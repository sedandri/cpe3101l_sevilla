==> flow/design.v <==
module CustomSeqCounter #(
    parameter integer WIDTH   = 4,   
    parameter integer SEQ_LEN = 7,   
    parameter integer IDXW    = 3    
) (
    input  wire                 Clk,
    input  wire                 nReset,      
    input  wire                 load,        
    input  wire                 count_en,    
    input  wire                 up,          
    input  wire [WIDTH-1:0]     data_in,     
    output reg  [WIDTH-1:0]     Q
);
    localparam [WIDTH-1:0] S0  = { {(WIDTH-4){1'b0}}, 4'b0000 };  
    localparam [WIDTH-1:0] S2  = { {(WIDTH-4){1'b0}}, 4'b0010 };  
    localparam [WIDTH-1:0] S3  = { {(WIDTH-4){1'b0}}, 4'b0011 };  
    localparam [WIDTH-1:0] S6  = { {(WIDTH-4){1'b0}}, 4'b0110 };  
    localparam [WIDTH-1:0] S8  = { {(WIDTH-4){1'b0}}, 4'b1000 };  
    localparam [WIDTH-1:0] S9  = { {(WIDTH-4){1'b0}}, 4'b1001 };  
    localparam [WIDTH-1:0] S15 = { {(WIDTH-4){1'b0}}, 4'b1111 };  
    reg [IDXW-1:0] idx;
    function [WIDTH-1:0] seq_val;
        input [IDXW-1:0] i;
        begin
            case (i)
                3'd0: seq_val = S0;
                3'd1: seq_val = S2;
                3'd2: seq_val = S3;
                3'd3: seq_val = S6;
                3'd4: seq_val = S8;
                3'd5: seq_val = S9;
                3'd6: seq_val = S15;
                default: seq_val = S0;  
            endcase
        end
    endfunction
    function [IDXW-1:0] val_to_idx;
        input [WIDTH-1:0] v;
        begin
            case (v)
                S0  : val_to_idx = 3'd0;
                S2  : val_to_idx = 3'd1;
                S3  : val_to_idx = 3'd2;
                S6  : val_to_idx = 3'd3;
                S8  : val_to_idx = 3'd4;
                S9  : val_to_idx = 3'd5;
                S15 : val_to_idx = 3'd6;
                default: val_to_idx = 3'd0;  
            endcase
        end
    endfunction
    always @(posedge Clk or negedge nReset) begin
        if (!nReset) begin
            idx <= 3'd0;
            Q   <= seq_val(3'd0);
        end else if (load) begin
            idx <= val_to_idx(data_in);
            Q   <= seq_val(val_to_idx(data_in));
        end else if (count_en) begin
            if (up) begin
                idx <= (idx == SEQ_LEN-1) ? 3'd0 : (idx + 1'b1);
                Q   <= seq_val((idx == SEQ_LEN-1) ? 3'd0 : (idx + 1'b1));
            end else begin
                idx <= (idx == 3'd0) ? (SEQ_LEN-1) : (idx - 1'b1);
                Q   <= seq_val((idx == 3'd0) ? (SEQ_LEN-1) : (idx - 1'b1));
            end
        end
    end
endmodule
## Step by step through the tools: CustomSeqCounter

The steps from the RTL of CustomSeqCounter to its reports follow in flow order.
Line numbers count from 1 in the design file above.
Operators: Yosys type, input widths -> output width; for muxes data width and select width s.
Library cell names are shortened.
The mark n/a stands for no value.

| set-up | value |
|---|---|
| design top | CustomSeqCounter |
| clock input | Clk |
| cell library | sky130hd |
| library corner | tt_025C_1v80 |

## Word-level counts

Source: Yosys, flattened and elaborated, memories not mapped. Widths are those after wreduce. Registers that Yosys merges into a memory's read port (data or address) are not register bits. Print and check cells do not count. Equal cells are merged and count once.

| bit counts | value |
|---|---|
| word-level cells | 44 |
| output and inout port bits | 4 |
| input port bits | 9 |
| bits in registers | 7 |

| cells by class | value |
|---|---|
| multiplexer cells | 13 |
| $add $sub $neg | 2 |
| reduce/logical cells | 2 |
| eq/ne operators | 25 |

Operators with widths:

| operator | count |
|---|---|
| $pmux 4 s6 | 3 |
| $eq 3x3->1 const B | 10 |
| $eq 3x2->1 const B | 6 |
| $pmux 3 s6 | 1 |
| $mux 3 | 6 |
| $eq 4x4->1 const B | 3 |
| $mux 4 | 3 |
| $eq 3x1->1 const B | 3 |
| $eq 4x2->1 const B | 2 |
| $eq 4x3->1 const B | 1 |
| $add 3x1->3 const B | 1 |
| $sub 3x1->3 const B | 1 |
| $logic_not 3->1 | 1 |
| $reduce_bool 2->1 | 1 |

## Longest topological paths

Depth = most cells in a row (Yosys ltp): at word level without a register or memory, in the mapped netlist without a sequential cell, where the memories' decode and read muxes count.

| logic depth | value |
|---|---|
| depth after elaboration | 7 |
| ABC_AREA | 0 |
| mapped depth | 6 |
| mapped depth without buffers | 6 |

## After synthesis

Source: synth_stat.txt of the flow (Yosys; design flattened, memories mapped). It holds for the ABC_AREA given above (unset counts as 0); a run with the other value may have another netlist.

| synthesis totals | value |
|---|---|
| cell count | 96 |
| chip area (Yosys) | 0.000782 mm^2 |
| sequential area | 0.0001752 mm^2 |
| mapped flip-flops | 7 |
| buffers | 7 |

Cell types:

| cell type | count | total area (um^2) |
|---|---|---|
| dfrtp_1 | 7 | 175.168 |
| ha_1 | 7 | 87.584 |
| nand2_1 | 9 | 33.782 |
| a211oi_1 | 4 | 30.029 |
| a21oi_1 | 6 | 30.029 |
| o31ai_1 | 4 | 30.029 |
| nand2b_1 | 4 | 25.024 |
| nor2_1 | 6 | 22.522 |
| buf_2 | 4 | 20.019 |
| o21ai_0 | 4 | 20.019 |
| nor2b_1 | 3 | 18.768 |
| a32oi_1 | 2 | 17.517 |
| xnor2_1 | 2 | 17.517 |
| xor2_1 | 2 | 17.517 |
| inv_1 | 4 | 15.014 |
| nor3b_1 | 2 | 15.014 |
| a211oi_2 | 1 | 12.512 |
| a31oi_1 | 2 | 12.512 |

Not listed: further types 21, cells in them 23.

## Timing after synthesis

OpenSTA on the mapped netlist: ideal clock, no wires. The path of least setup slack (recovery checks aside). Input and output delay are each 20% of the period. Register names are those of the netlist, which keeps one name where synthesis merged equal registers.

| path post-synthesis | value |
|---|---|
| kind | flip-flop to flip-flop |
| start | register idx[0] |
| end | register Q[1] |
| arrival | 1.563 ns |
| slack | 0.602 ns |
| stages | 7 |
| buffers on the path | 0 |
| path delay | 1.697 ns |
| data required time | 2.166 ns |
| period | 2.3 ns |
| period reached after synthesis | 1.698 ns |

"path delay" = arrival - input delay + setup time.
"stages" counts driving pins, that of a launching flip-flop among them; a cell with two outputs on the path counts twice.
"period reached after synthesis" is the clock period less the worst setup slack; recovery checks do not enter. This is arithmetic on one report: input and output delays are still those of the set period (20% each).
The rows between start and end are the longest chain of elaborated cells between them; the timing report does not say that the signal goes this way. Where chains are equally long, one stands for them.
A line is the first line of the expression or statement that the cell stems from. Yosys adds cells for indexed reads and writes and turns some case tables into memories.
At most two assigning lines are given for a register; there are more.

| on the way, post-synthesis | value |
|---|---|
| cells stage by stage | dfrtp_1 inv_1 ha_1 and3b_1 o31a_1 a311oi_1 o31ai_1 |
| length of the longest elaborated chain | 7 |

Ends and longest elaborated chain, post-synthesis:

| element | line | text |
|---|---|---|
| start: declaration | 21 | `reg [IDXW-1:0] idx;` |
| start: assignment | 57 | `idx <= val_to_idx(data_in);` |
| start: assignment | 61 | `idx <= (idx == SEQ_LEN-1) ? 3'd0 : (idx + 1'b1);` |
| $sub 3x1->3 | 65 | `Q   <= seq_val((idx == 3'd0) ? (SEQ_LEN-1) : (idx - 1'b1));` |
| $mux 3 | 65 |  |
| $eq 3x3->1 | 25 | `case (i)` |
| $pmux 4 s6 | 25 |  |
| $mux 4 | 60 | `if (up) begin` |
| $mux 4 | 59 | `end else if (count_en) begin` |
| $mux 4 | 56 | `end else if (load) begin` |
| end: assignment | 55 | `Q   <= seq_val(3'd0);` |
| end: assignment | 58 | `Q   <= seq_val(val_to_idx(data_in));` |
| end: declaration | 12 | `output reg  [WIDTH-1:0]     Q` |

## Path in the finished layout

From the final timing report of run B: the path of least setup slack in the routed layout; clock arrival at registers is part of the times.

| path post-layout | value |
|---|---|
| kind | flip-flop to flip-flop |
| start | register idx[0] |
| end | register Q[1] |
| data required time | 1.24 ns |
| buffers on the path | 0 |
| stages | 7 |
| arrival | 1.69 ns |
| period | 1.1 ns |
| slack | -0.45 ns |

The rows between start and end are the longest chain of elaborated cells between them; the timing report does not say that the signal goes this way. Where chains are equally long, one stands for them.
At most two assigning lines are given for a register; there are more.

| on the way, post-layout | value |
|---|---|
| cells stage by stage | dfrtp_2 inv_4 ha_4 nor3_2 o31a_1 a311oi_1 o31ai_1 |
| length of the longest elaborated chain | 7 |

Ends and longest elaborated chain, post-layout:

| element | line | text |
|---|---|---|
| start: declaration | 21 | `reg [IDXW-1:0] idx;` |
| start: assignment | 57 | `idx <= val_to_idx(data_in);` |
| start: assignment | 61 | `idx <= (idx == SEQ_LEN-1) ? 3'd0 : (idx + 1'b1);` |
| $sub 3x1->3 | 65 | `Q   <= seq_val((idx == 3'd0) ? (SEQ_LEN-1) : (idx - 1'b1));` |
| $mux 3 | 65 |  |
| $eq 3x3->1 | 25 | `case (i)` |
| $pmux 4 s6 | 25 |  |
| $mux 4 | 60 | `if (up) begin` |
| $mux 4 | 59 | `end else if (count_en) begin` |
| $mux 4 | 56 | `end else if (load) begin` |
| end: assignment | 55 | `Q   <= seq_val(3'd0);` |
| end: assignment | 58 | `Q   <= seq_val(val_to_idx(data_in));` |
| end: declaration | 12 | `output reg  [WIDTH-1:0]     Q` |

FLOW RESULTS
============

Stored flow runs of CustomSeqCounter (2 of them; Yosys, OpenROAD, sky130hd). They differ in their settings and are not a sequence. Constraints: input delay and output delay 20% of the set period each, output load 0.01 pF.
By "achieved clock period" is meant the clock period of the run minus its worst setup slack. This is arithmetic on one report: input and output delays are still those of the set period (20% each).
"critical path time" is the time allowed to the run's worst setup path (the clock period less input and output delay, where it has them) less its slack. Clock arrival times count: a late capture clock shortens it, a late launch clock lengthens it.
"power" is the tool's figure for a default switching activity; nothing was simulated.
A setting shown as - is not set for that run.
Among the results, - means that no value is shown for the run.

| run | period_ns | CORE_UTILIZATION | PLACE_DENSITY | CELL_PAD_IN_SITES_GLOBAL_PLACEMENT | GPL_TIMING_DRIVEN | GPL_ROUTABILITY_DRIVEN | SLEW_MARGIN | MAX_ROUTING_LAYER | CAP_MARGIN | CORE_MARGIN | SETUP_SLACK_MARGIN | CORE_ASPECT_RATIO | TNS_END_PERCENT | ABC_AREA | CTS_CLUSTER_SIZE | MIN_ROUTING_LAYER | netlist area reported by Yosys (mm^2) | die footprint (mm^2) | area of the standard cells in the finished layout (mm^2) | post-route utilization (%) | worst slack on setup checks (ns) | total negative setup slack (ns) | power (mW) | achieved clock period (ns) | critical path time (ns) | worst setup path kind |
|---|---|---|---|---|---|---|---|---|---|---|---|---|---|---|---|---|---|---|---|---|---|---|---|---|---|---|
| run A | 2.18 | 69 | 0.43 | 3 | 0 | 1 | 35 | met4 | 20 | 2 | - | - | - | - | - | - | - | - | - | - | - | - | - | - | - | - |
| run B | 1.1 | 22 | 0.63 | - | 1 | 0 | 15 | met4 | 5 | 8 | 0.26 | 1.02 | 80 | 0 | 68 | met2 | 0.000782 | 0.0057184 | 0.0012187 | 34.9 | -0.448 | -2.643 | 1.226 | 1.548 | 1.55 | flip-flop to flip-flop |

Run A: did not finish, placement stopped with GPL-0301
